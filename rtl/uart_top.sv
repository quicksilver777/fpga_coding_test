==> flow/design.v <==
module uart_axi4lite_csr
  (
    input  logic        aclk,
    input  logic        aresetn,
    input  logic [31:0] awaddr,
    input  logic        awvalid,
    output logic        awready,
    input  logic [31:0] wdata,
    input  logic [3:0]  wstrb,
    input  logic        wvalid,
    output logic        wready,
    output logic [1:0]  bresp,
    output logic        bvalid,
    input  logic        bready,
    input  logic [31:0] araddr,
    input  logic        arvalid,
    output logic        arready,
    output logic [31:0] rdata,
    output logic [1:0]  rresp,
    output logic        rvalid,
    input  logic        rready,
    output logic        tx_fifo_wrvalid,
    input  logic        tx_fifo_wrready,
    output logic [7:0]  tx_fifo_wrdata,
    input  logic        tx_fifo_empty,
    input  logic        tx_fifo_full,
    input  logic        rx_fifo_rdvalid,
    output logic        rx_fifo_rdready,
    input  logic [7:0]  rx_fifo_rddata,
    input  logic        rx_fifo_empty,
    input  logic        rx_fifo_full
  );
  localparam [3:0] ADDR_CONTROL = 4'h0;  
  localparam [3:0] ADDR_STATUS  = 4'h1;  
  localparam [3:0] ADDR_TX_DATA = 4'h2;  
  localparam [3:0] ADDR_RX_DATA = 4'h3;  
  logic [31:0] control_reg;
  wire [3:0] awaddr_dec = awaddr[5:2];
  wire [3:0] araddr_dec = araddr[5:2];
  wire write_en = awvalid && wvalid;
  wire read_en  = arvalid && rready;
  always_ff @(posedge aclk or negedge aresetn) begin
    if (!aresetn) begin
      control_reg     <= 32'h0;
      tx_fifo_wrvalid <= 1'b0;
      tx_fifo_wrdata  <= 8'h00;
    end else begin
      tx_fifo_wrvalid <= 1'b0;
      if (write_en) begin
        case (awaddr_dec)
          ADDR_CONTROL: begin
            if (wstrb[0]) control_reg[7:0]   <= wdata[7:0];
            if (wstrb[1]) control_reg[15:8]  <= wdata[15:8];
            if (wstrb[2]) control_reg[23:16] <= wdata[23:16];
            if (wstrb[3]) control_reg[31:24] <= wdata[31:24];
          end
          ADDR_TX_DATA: begin
            if (!tx_fifo_full) begin
              tx_fifo_wrdata  <= wdata[7:0];
              tx_fifo_wrvalid <= 1'b1;
            end
          end
        endcase
      end
    end
  end
  assign awready = 1'b1;
  assign wready  = 1'b1;
  assign bresp   = 2'b00;
  assign bvalid  = 1'b1;
  always_ff @(posedge aclk or negedge aresetn) begin
    if (!aresetn) begin
      rx_fifo_rdready <= 1'b0;
    end else begin
      rx_fifo_rdready <= 1'b0;
      if (read_en && araddr_dec == ADDR_RX_DATA && !rx_fifo_empty) begin
        rx_fifo_rdready <= 1'b1;
      end
    end
  end
  always_comb begin
    case (araddr_dec)
      ADDR_CONTROL: rdata = control_reg;
      ADDR_STATUS: begin
        rdata      = 32'h0;
        rdata[0]   = tx_fifo_empty;
        rdata[1]   = tx_fifo_full;
        rdata[2]   = rx_fifo_empty;
        rdata[3]   = rx_fifo_full;
      end
      ADDR_RX_DATA: rdata = {24'h0, rx_fifo_rddata};
      default: rdata = 32'h0;
    endcase
  end
  assign arready = 1'b1;
  assign rvalid  = arvalid;
  assign rresp   = 2'b00;
endmodule
module uart_fifo
  (
    input  logic       aclk,
    input  logic       aresetn,
    input  logic       wrvalid,
    output logic       wrready,
    input  logic [7:0] wrdata,
    output logic       rdvalid,
    input  logic       rdready,
    output logic [7:0] rddata,
    output logic       empty,
    output logic       full
  );
  localparam int DEPTH   = 16;
  localparam int PTR_WID = $clog2(DEPTH);
  logic [7:0]              mem [DEPTH-1:0];
  logic [PTR_WID-1:0]      wr_ptr, rd_ptr;
  logic [PTR_WID:0]        count;   
  wire write_fire = wrvalid && wrready;
  wire read_fire  = rdvalid && rdready;
  assign full    = (count == DEPTH);
  assign empty   = (count == 0);
  assign wrready = !full;
  assign rdvalid = !empty;
  assign rddata  = mem[rd_ptr];
  always_ff @(posedge aclk or negedge aresetn) begin
    if (!aresetn) begin
      wr_ptr <= '0;
      rd_ptr <= '0;
      count  <= '0;
    end else begin
      if (write_fire) begin
        mem[wr_ptr] <= wrdata;
        wr_ptr      <= wr_ptr + 1'b1;
      end
      if (read_fire) begin
        rd_ptr <= rd_ptr + 1'b1;
      end
      unique case ({write_fire, read_fire})
        2'b10: count <= count + 1'b1;
        2'b01: count <= count - 1'b1;
        default: ;
      endcase
    end
  end
endmodule : uart_fifo
module uart_rx_ctrl
  (
    input  logic       aclk,
    input  logic       aresetn,
    input  logic       rx_serial,
    output logic [7:0] rx_fifo_data,
    output logic       rx_fifo_valid,
    input  logic       rx_fifo_ready
  );
  localparam int BAUD_DIV = 434;
  localparam int HALF_DIV = BAUD_DIV/2;    
  typedef enum logic [1:0] {
    RX_IDLE,
    RX_START,
    RX_DATA,
    RX_STOP
  } rx_state_t;
  rx_state_t  state;
  logic [8:0] baud_cnt;
  logic [2:0] bit_idx;
  logic [7:0] shift_reg;
  always_ff @(posedge aclk or negedge aresetn) begin
    if (!aresetn) begin
      state     <= RX_IDLE;
      baud_cnt  <= '0;
      bit_idx   <= '0;
      shift_reg <= 8'h00;
    end else begin
      case (state)
        RX_IDLE: begin
          baud_cnt <= '0;
          bit_idx  <= '0;
          if (rx_serial == 1'b0) begin
            state    <= RX_START;
            baud_cnt <= '0;
          end
        end
        RX_START: begin
          if (baud_cnt == HALF_DIV-1) begin
            baud_cnt <= '0;
            state    <= RX_DATA;
            bit_idx  <= 3'd0;
          end else begin
            baud_cnt <= baud_cnt + 1'b1;
          end
        end
        RX_DATA: begin
          if (baud_cnt == BAUD_DIV-1) begin
            baud_cnt               <= '0;
            shift_reg[bit_idx]     <= rx_serial;
            if (bit_idx == 3'd7) begin
              state   <= RX_STOP;
            end else begin
              bit_idx <= bit_idx + 1'b1;
            end
          end else begin
            baud_cnt <= baud_cnt + 1'b1;
          end
        end
        RX_STOP: begin
          if (baud_cnt == BAUD_DIV-1) begin
            baud_cnt <= '0;
            state    <= RX_IDLE;    
          end else begin
            baud_cnt <= baud_cnt + 1'b1;
          end
        end
        default: state <= RX_IDLE;
      endcase
    end
  end
  always_ff @(posedge aclk or negedge aresetn) begin
    if (!aresetn) begin
      rx_fifo_valid <= 1'b0;
      rx_fifo_data  <= 8'h00;
    end else begin
      if (rx_fifo_valid && rx_fifo_ready) begin
        rx_fifo_valid <= 1'b0;
      end
      if (state == RX_STOP && baud_cnt == BAUD_DIV-1) begin
        if (!rx_fifo_valid || rx_fifo_ready) begin
          rx_fifo_data  <= shift_reg;   
          rx_fifo_valid <= 1'b1;
        end
      end
    end
  end
endmodule : uart_rx_ctrl
module uart_top
  (
    input  logic         aclk,       
    input  logic         aresetn,    
    input  logic         awvalid,
    input  logic [31:0]  awaddr,
    input  logic         wvalid,
    input  logic [3:0]   wstrb,
    input  logic [31:0]  wdata,
    input  logic         bready,
    output logic         awready,
    output logic         wready,
    output logic [1:0]   bresp,
    output logic         bvalid,
    input  logic         arvalid,
    input  logic [31:0]  araddr,
    input  logic         rready,
    output logic         arready,
    output logic [31:0]  rdata,
    output logic [1:0]   rresp,
    output logic         rvalid,
    output logic         tx_serial,
    input  logic         rx_serial
  );
  logic       tx_fifo_wrvalid;
  logic       tx_fifo_wrready;
  logic [7:0] tx_fifo_wrdata;
  logic       tx_fifo_rdvalid;
  logic       tx_fifo_rdready;
  logic [7:0] tx_fifo_rddata;
  logic       tx_fifo_empty;
  logic       tx_fifo_full;
  logic       rx_fifo_wrvalid;
  logic       rx_fifo_wrready;
  logic [7:0] rx_fifo_wrdata;
  logic       rx_fifo_rdvalid;
  logic       rx_fifo_rdready;
  logic [7:0] rx_fifo_rddata;
  logic       rx_fifo_empty;
  logic       rx_fifo_full;
  uart_axi4lite_csr u_csr (
    .aclk            (aclk),
    .aresetn         (aresetn),
    .awaddr          (awaddr),
    .awvalid         (awvalid),
    .awready         (awready),
    .wdata           (wdata),
    .wstrb           (wstrb),
    .wvalid          (wvalid),
    .wready          (wready),
    .bresp           (bresp),
    .bvalid          (bvalid),
    .bready          (bready),
    .araddr          (araddr),
    .arvalid         (arvalid),
    .arready         (arready),
    .rdata           (rdata),
    .rresp           (rresp),
    .rvalid          (rvalid),
    .rready          (rready),
    .tx_fifo_wrvalid (tx_fifo_wrvalid),
    .tx_fifo_wrready (tx_fifo_wrready),
    .tx_fifo_wrdata  (tx_fifo_wrdata),
    .tx_fifo_empty   (tx_fifo_empty),
    .tx_fifo_full    (tx_fifo_full),
    .rx_fifo_rdvalid (rx_fifo_rdvalid),
    .rx_fifo_rdready (rx_fifo_rdready),
    .rx_fifo_rddata  (rx_fifo_rddata),
    .rx_fifo_empty   (rx_fifo_empty),
    .rx_fifo_full    (rx_fifo_full)
  );
  uart_fifo u_tx_fifo (
    .aclk    (aclk),
    .aresetn (aresetn),
    .wrvalid (tx_fifo_wrvalid),
    .wrready (tx_fifo_wrready),
    .wrdata  (tx_fifo_wrdata),
    .rdvalid (tx_fifo_rdvalid),
    .rdready (tx_fifo_rdready),
    .rddata  (tx_fifo_rddata),
    .empty   (tx_fifo_empty),
    .full    (tx_fifo_full)
  );
  uart_fifo u_rx_fifo (
    .aclk    (aclk),
    .aresetn (aresetn),
    .wrvalid (rx_fifo_wrvalid),
    .wrready (rx_fifo_wrready),
    .wrdata  (rx_fifo_wrdata),
    .rdvalid (rx_fifo_rdvalid),
    .rdready (rx_fifo_rdready),
    .rddata  (rx_fifo_rddata),
    .empty   (rx_fifo_empty),
    .full    (rx_fifo_full)
  );
  uart_tx_ctrl u_tx_ctrl (
    .aclk         (aclk),
    .aresetn      (aresetn),
    .tx_fifo_valid(tx_fifo_rdvalid),
    .tx_fifo_ready(tx_fifo_rdready),
    .tx_fifo_data (tx_fifo_rddata),
    .tx_serial    (tx_serial)
  );
  uart_rx_ctrl u_rx_ctrl (
    .aclk         (aclk),
    .aresetn      (aresetn),
    .rx_serial    (rx_serial),
    .rx_fifo_data (rx_fifo_wrdata),
    .rx_fifo_valid(rx_fifo_wrvalid),
    .rx_fifo_ready(rx_fifo_wrready)
  );
endmodule : uart_top
module uart_tx_ctrl
  (
    input  logic        aclk,
    input  logic        aresetn,
    input  logic        tx_fifo_valid,
    output logic        tx_fifo_ready,
    input  logic [7:0]  tx_fifo_data,
    output logic        tx_serial
  );
  localparam int BAUD_DIV = 434;
  typedef enum logic [1:0] {
    TX_IDLE,
    TX_START,
    TX_DATA,
    TX_STOP
  } tx_state_t;
  tx_state_t   state;
  logic [8:0]  baud_cnt;    
  logic [2:0]  bit_idx;
  logic [7:0]  shift_reg;
  always_ff @(posedge aclk or negedge aresetn) begin
    if (!aresetn) begin
      state         <= TX_IDLE;
      baud_cnt      <= '0;
      bit_idx       <= '0;
      shift_reg     <= 8'h00;
      tx_serial     <= 1'b1;    
      tx_fifo_ready <= 1'b0;
    end else begin
      tx_fifo_ready <= 1'b0;
      case (state)
        TX_IDLE: begin
          tx_serial <= 1'b1;
          baud_cnt  <= '0;
          bit_idx   <= '0;
          if (tx_fifo_valid) begin
            shift_reg     <= tx_fifo_data;
            tx_fifo_ready <= 1'b1;   
            state         <= TX_START;
          end
        end
        TX_START: begin
          tx_serial <= 1'b0;   
          if (baud_cnt == BAUD_DIV-1) begin
            baud_cnt <= '0;
            state    <= TX_DATA;
          end else begin
            baud_cnt <= baud_cnt + 1'b1;
          end
        end
        TX_DATA: begin
          tx_serial <= shift_reg[bit_idx];
          if (baud_cnt == BAUD_DIV-1) begin
            baud_cnt <= '0;
            if (bit_idx == 3'd7) begin
              state   <= TX_STOP;
            end else begin
              bit_idx <= bit_idx + 1'b1;
            end
          end else begin
            baud_cnt <= baud_cnt + 1'b1;
          end
        end
        TX_STOP: begin
          tx_serial <= 1'b1;   
          if (baud_cnt == BAUD_DIV-1) begin
            baud_cnt <= '0;
            state    <= TX_IDLE;
          end else begin
            baud_cnt <= baud_cnt + 1'b1;
          end
        end
        default: state <= TX_IDLE;
      endcase
    end
  end
endmodule : uart_tx_ctrl
# Tool chain data of uart_top
# Tool output for the design above, in the order of the flow.
# Lines are those of the file above, counted from 1.
# The mark - stands for no value.
dict set report design {
  design {uart_top}
  clock {aclk}
  cell_library {sky130hd}
  corner {tt_025C_1v80}
}

# Word level
# Source: Yosys, flattened and elaborated. Widths are those after wreduce. Registers that Yosys merges into a memory's read port (data or address) are not register bits. Print and check cells do not count. Equal cells are merged and count once.
dict set report bits {
  wordCells 295
  in_bits 108
  regBits 379
  output_inout_bits 42
}
dict set report op_classes {
  add_sub_neg 13
  n_shift 3
  reduce_logical 79
  n_eq 92
  n_mux 45
  bitwise 6
}
# cell n
set op_table {}
lappend op_table {{parallel mux 8 bit (select 16 bit)} 2}
lappend op_table {{== test 4 bit with constant B} 32}
lappend op_table {{AND reduction 3 bit} 38}
lappend op_table {{== test 4 x 3 -> 1 bit with constant B} 16}
lappend op_table {{parallel mux 28 bit (select 2 bit)} 1}
lappend op_table {{== test 4 x 2 -> 1 bit with constant B} 10}
lappend op_table {{parallel mux 9 bit (select 3 bit)} 1}
lappend op_table {{2-to-1 mux 9 bit} 3}
lappend op_table {{logical NOT 4 bit} 6}
lappend op_table {{== test 4 x 1 -> 1 bit with constant B} 5}
lappend op_table {{2-to-1 mux 2 bit} 10}
lappend op_table {{parallel mux 5 bit (select 2 bit)} 2}
lappend op_table {{adder 9 x 1 -> 9 bit with constant B} 2}
lappend op_table {{== test 9 bit with constant B} 2}
lappend op_table {{parallel mux 9 bit (select 2 bit)} 1}
lappend op_table {{inequality test 2 x 1 -> 1 bit with constant B} 8}
lappend op_table {{adder 4 x 1 -> 4 bit with constant B} 4}
lappend op_table {{parallel mux 2 bit (select 4 bit)} 2}
lappend op_table {{2-to-1 mux 8 bit} 2}
lappend op_table {{parallel mux 1 bit (select 3 bit)} 5}
lappend op_table {{2-to-1 mux 3 bit} 5}
lappend op_table {{== test 2 bit with constant B} 6}
lappend op_table {{AND reduction 6 bit} 2}
lappend op_table {{adder 5 x 1 -> 5 bit with constant B} 2}
lappend op_table {{subtractor 5 x 1 -> 5 bit with constant B} 2}
lappend op_table {{== test 5 bit with constant B} 2}
lappend op_table {{logical NOT 5 bit} 2}
lappend op_table {{logical AND 1 bit} 9}
# Other operator kinds: 26; their cells: 56.

# Longest topological paths
# Depth = most cells in a row (Yosys ltp): at word level without a register or memory, in the mapped netlist without a sequential cell, where the memories' decode and read muxes count.
dict set report logic_depth {
  depth_word 7
  ABC_AREA 0
  ltp_mapped 13
}

# Mapped cells and area
# The flow's flattened synthesis, as Yosys stat reports it; memories are mapped. The netlist is that of the ABC_AREA named above (0 if unset); the other value can give another one.
# type n
set types {}
lappend types {sky130_fd_sc_hd__edfxtp_1 256}
lappend types {sky130_fd_sc_hd__dfrtp_1 124}
lappend types {sky130_fd_sc_hd__mux2_2 67}
lappend types {sky130_fd_sc_hd__ha_1 36}
lappend types {sky130_fd_sc_hd__a22oi_1 42}
lappend types {sky130_fd_sc_hd__nand2_1 75}
lappend types {sky130_fd_sc_hd__nor2_1 60}
lappend types {sky130_fd_sc_hd__and2_1 32}
lappend types {sky130_fd_sc_hd__xnor2_1 21}
lappend types {sky130_fd_sc_hd__a22o_1 20}
lappend types {sky130_fd_sc_hd__nand3_1 35}
lappend types {sky130_fd_sc_hd__a221oi_1 19}
lappend types {sky130_fd_sc_hd__o21ai_0 30}
lappend types {sky130_fd_sc_hd__xor2_1 15}
lappend types {sky130_fd_sc_hd__a21oi_1 26}
lappend types {sky130_fd_sc_hd__clkbuf_1 32}
lappend types {sky130_fd_sc_hd__nor2b_1 16}
lappend types {sky130_fd_sc_hd__inv_1 26}
# Other cell types: 63; their cells: 221.
dict set report synth_totals {
  n_buf 71
  stdcells 1153
  flip_flops 383
  seqArea_um2 10869.2
  yosys_area_um2 16165.5
}
# The figures by module come from a second, unflattened synthesis with its own total; it is not the netlist above.
dict set report hier_totals {
  hier_cells 1139
  area_unflattened_um2 16377.0
}
# Each row is one instance without its submodules.
# module n_cells instances mod_seq_area_um2 mod_area_um2
set by_module {}
lappend by_module {uart_fifo 361 2 4169.0 5723.0}
lappend by_module {uart_axi4lite_csr 163 1 1051.0 2093.3}
lappend by_module {uart_rx_ctrl 146 1 827.0 1605.3}
lappend by_module {uart_tx_ctrl 108 1 653.1 1232.4}
lappend by_module {uart_top 0 1 0.0 0.0}

# Worst setup path after synthesis
# Path of least setup slack by OpenSTA after synthesis, without wires, with an ideal clock, recovery checks aside; 20% of the period is set as input and as output delay. Where synthesis merged equal registers, the netlist keeps one of their names.
dict set report synth_path {
  kind {input to output}
  from {input port araddr[2]}
  to {output port rdata[6]}
  output_delay_ns 0.918
  driving_pins 6
  n_path_buf 1
  delay_ns 1.163
  slack_ns 1.591
  input_delay_ns 0.918
  arrival_time_ns 2.081
  period_ns 4.59
  period_less_setup_slack_ns 2.999
}
# "delay_ns" = arrival - input delay + setup time.
# A path that ends at an output port has no setup time.
# "driving_pins" counts driving pins, that of a launching flip-flop among them; a cell with two outputs on the path counts twice.
# "period_less_setup_slack_ns" is the clock period less the worst setup slack; recovery checks do not enter. This is arithmetic on one report: input and output delays are still those of the set period (20% each).
# The rows between start and end are the longest chain of elaborated cells between them; the timing report does not say that the signal goes this way. Where chains are equally long, one stands for them.
# Each line given opens the expression or statement behind the cell; cells for indexed reads and writes are added by Yosys, which also makes memories of some case tables.
dict set report synth_between {
  cell_sequence {sky130_fd_sc_hd__clkbuf_1 > sky130_fd_sc_hd__nand2_1 > sky130_fd_sc_hd__nor3_2 > sky130_fd_sc_hd__o21ai_0 > sky130_fd_sc_hd__nor4_1 > sky130_fd_sc_hd__a211o_1}
  elab_chain_len 2
  cone_cells 3
  cone_classes {1 x eq/ne; 1 x mux; 1 x reduce/logical}
}
# item line_no
set synth_lines {}
lappend synth_lines {{from (decl)} 248} ;# input  logic [31:0]  araddr,
lappend synth_lines {{== test 4 x 2 -> 1 bit} 82} ;# case (araddr_dec)
lappend synth_lines {{parallel mux 28 bit (select 2 bit)} 82}
lappend synth_lines {{to (decl)} 251} ;# output logic [31:0]  rdata,

# Path in the finished layout
# Path of least setup slack in the final report of stored run 1 (OpenROAD, finished layout, wires in). Where an end is a register, its clock arrival counts in the times.
dict set report layout_path {
  kind {register to output}
  from {register u_rx_fifo.rd_ptr[1]}
  to {output port rdata[6]}
  n_path_buf 2
  slack_ns -0.01
  arrival_time_ns 2.60
  output_delay_ns 0.65
  period_ns 3.24
  driving_pins 9
}
# The rows between start and end are the longest chain of elaborated cells between them; the timing report does not say that the signal goes this way. Where chains are equally long, one stands for them.
dict set report layout_between {
  cell_sequence {sky130_fd_sc_hd__dfrtp_1 > sky130_fd_sc_hd__buf_6 > sky130_fd_sc_hd__ha_4 > sky130_fd_sc_hd__a22o_1 > sky130_fd_sc_hd__a32o_2 > sky130_fd_sc_hd__a311oi_2 > sky130_fd_sc_hd__a31oi_1 > sky130_fd_sc_hd__a211o_1 > sky130_fd_sc_hd__buf_6}
  elab_chain_len 3
  cone_cells 18
  lines_between 2
  cone_classes {15 x eq/ne; 2 x mux; 1 x reduce/logical}
}
# item line_no
set layout_lines {}
lappend layout_lines {{from (decl)} 115} ;# logic [PTR_WID-1:0]      wr_ptr, rd_ptr;
lappend layout_lines {{from (assign)} 127} ;# rd_ptr <= '0;
lappend layout_lines {{from (assign)} 135} ;# rd_ptr <= rd_ptr + 1'b1;
lappend layout_lines {{== test 4 bit} 123} ;# assign rddata  = mem[rd_ptr];
lappend layout_lines {{parallel mux 8 bit (select 16 bit)} 123}
lappend layout_lines {{parallel mux 28 bit (select 2 bit)} 82} ;# case (araddr_dec)
lappend layout_lines {{to (decl)} 251} ;# output logic [31:0]  rdata,

Ticket comment

Below are 2 stored runs of the flow (Yosys, OpenROAD; platform sky130hd) on uart_top, each with its settings and what was measured, unordered. Constraints: input delay and output delay 20% of the set period each, output load 0.01 pF.
"clock_period_reached_ns" means the clock period less the worst setup slack. The figure is calculated, with input and output delays left at 20% of the set period.
"worstPathTime_ns" is the time allowed to the run's worst setup path (the clock period less input and output delay, where it has them) less its slack. Clock arrival times count: a late capture clock shortens it, a late launch clock lengthens it.
"design_power_uw" rests on the timing tool's default activity at the inputs, not on a simulated workload.

[flow] stored run 1: files
==> flow/run.sh <==
#!/bin/bash
# the make line also repeats the synthesis and layout settings of config.mk as NAME=value (left out here)
make -C /OpenROAD-flow-scripts/flow DESIGN_CONFIG=/design/flow/config.mk WORK_HOME=/design/flow/orfs CLKGATE_MAP_FILE= finish
==> flow/config.mk <==
export PLATFORM = sky130hd
export DESIGN_NAME = uart_top
export DESIGN_NICKNAME = uart_top
export VERILOG_FILES = /design/flow/design.v
export SDC_FILE = /design/flow/constraint.sdc
export NUM_CORES = 4
export LEC_CHECK = 0
export CAP_MARGIN = 20
export CORE_MARGIN = 2
export CORE_UTILIZATION = 38
export SLEW_MARGIN = 20
==> flow/constraint.sdc <==
create_clock -name core_clock -period 3.24 [get_ports {aclk}]
set_input_delay 0.6480 -clock core_clock [delete_from_list [all_inputs] [get_ports {aclk}]]
set_output_delay 0.6480 -clock core_clock [all_outputs]
set_load 0.01 [all_outputs]

[flow] stored run 1: metrics
[metrics] synth_chip_area_um2 = 16165.5
[metrics] dieArea_um2 = 44207.2
[metrics] finalCellArea_um2 = 19632.6
[metrics] fin_util_pct = 46.8
[metrics] fin_ws_ns = -0.007
[metrics] setupTns_ns = -0.007
[metrics] design_power_uw = 10046
[metrics] clock_period_reached_ns = 3.247
[metrics] worstPathTime_ns = 2.60
[metrics] worst_setup_path_type = register to output

[flow] stored run 2: files
==> flow/run.sh <==
#!/bin/bash
# the make line also repeats the synthesis and layout settings of config.mk as NAME=value (left out here)
make -C /OpenROAD-flow-scripts/flow DESIGN_CONFIG=/design/flow/config.mk WORK_HOME=/design/flow/orfs CLKGATE_MAP_FILE= finish
==> flow/config.mk <==
export PLATFORM = sky130hd
export DESIGN_NAME = uart_top
export DESIGN_NICKNAME = uart_top
export VERILOG_FILES = /design/flow/design.v
export SDC_FILE = /design/flow/constraint.sdc
export NUM_CORES = 4
export LEC_CHECK = 0
export ABC_AREA = 0
export CAP_MARGIN = 20
export CORE_MARGIN = 10
export CORE_UTILIZATION = 41
export GPL_TIMING_DRIVEN = 1
export HOLD_SLACK_MARGIN = 0.01
export PLACE_DENSITY_LB_ADDON = 0.3
export SETUP_SLACK_MARGIN = 0.97
export SLEW_MARGIN = 20
export TNS_END_PERCENT = 10
==> flow/constraint.sdc <==
create_clock -name core_clock -period 4.19 [get_ports {aclk}]
set_input_delay 0.8380 -clock core_clock [delete_from_list [all_inputs] [get_ports {aclk}]]
set_output_delay 0.8380 -clock core_clock [all_outputs]
set_load 0.01 [all_outputs]

[flow] stored run 2: metrics
[metrics] synth_chip_area_um2 = 16165.5
[metrics] dieArea_um2 = 47770.7
[metrics] finalCellArea_um2 = 19346.1
[metrics] fin_util_pct = 49.8
[metrics] fin_ws_ns = 0.724
[metrics] setupTns_ns = 0.000
[metrics] design_power_uw = 8083
[metrics] clock_period_reached_ns = 3.466
[metrics] worstPathTime_ns = 2.63
[metrics] worst_setup_path_type = register to output
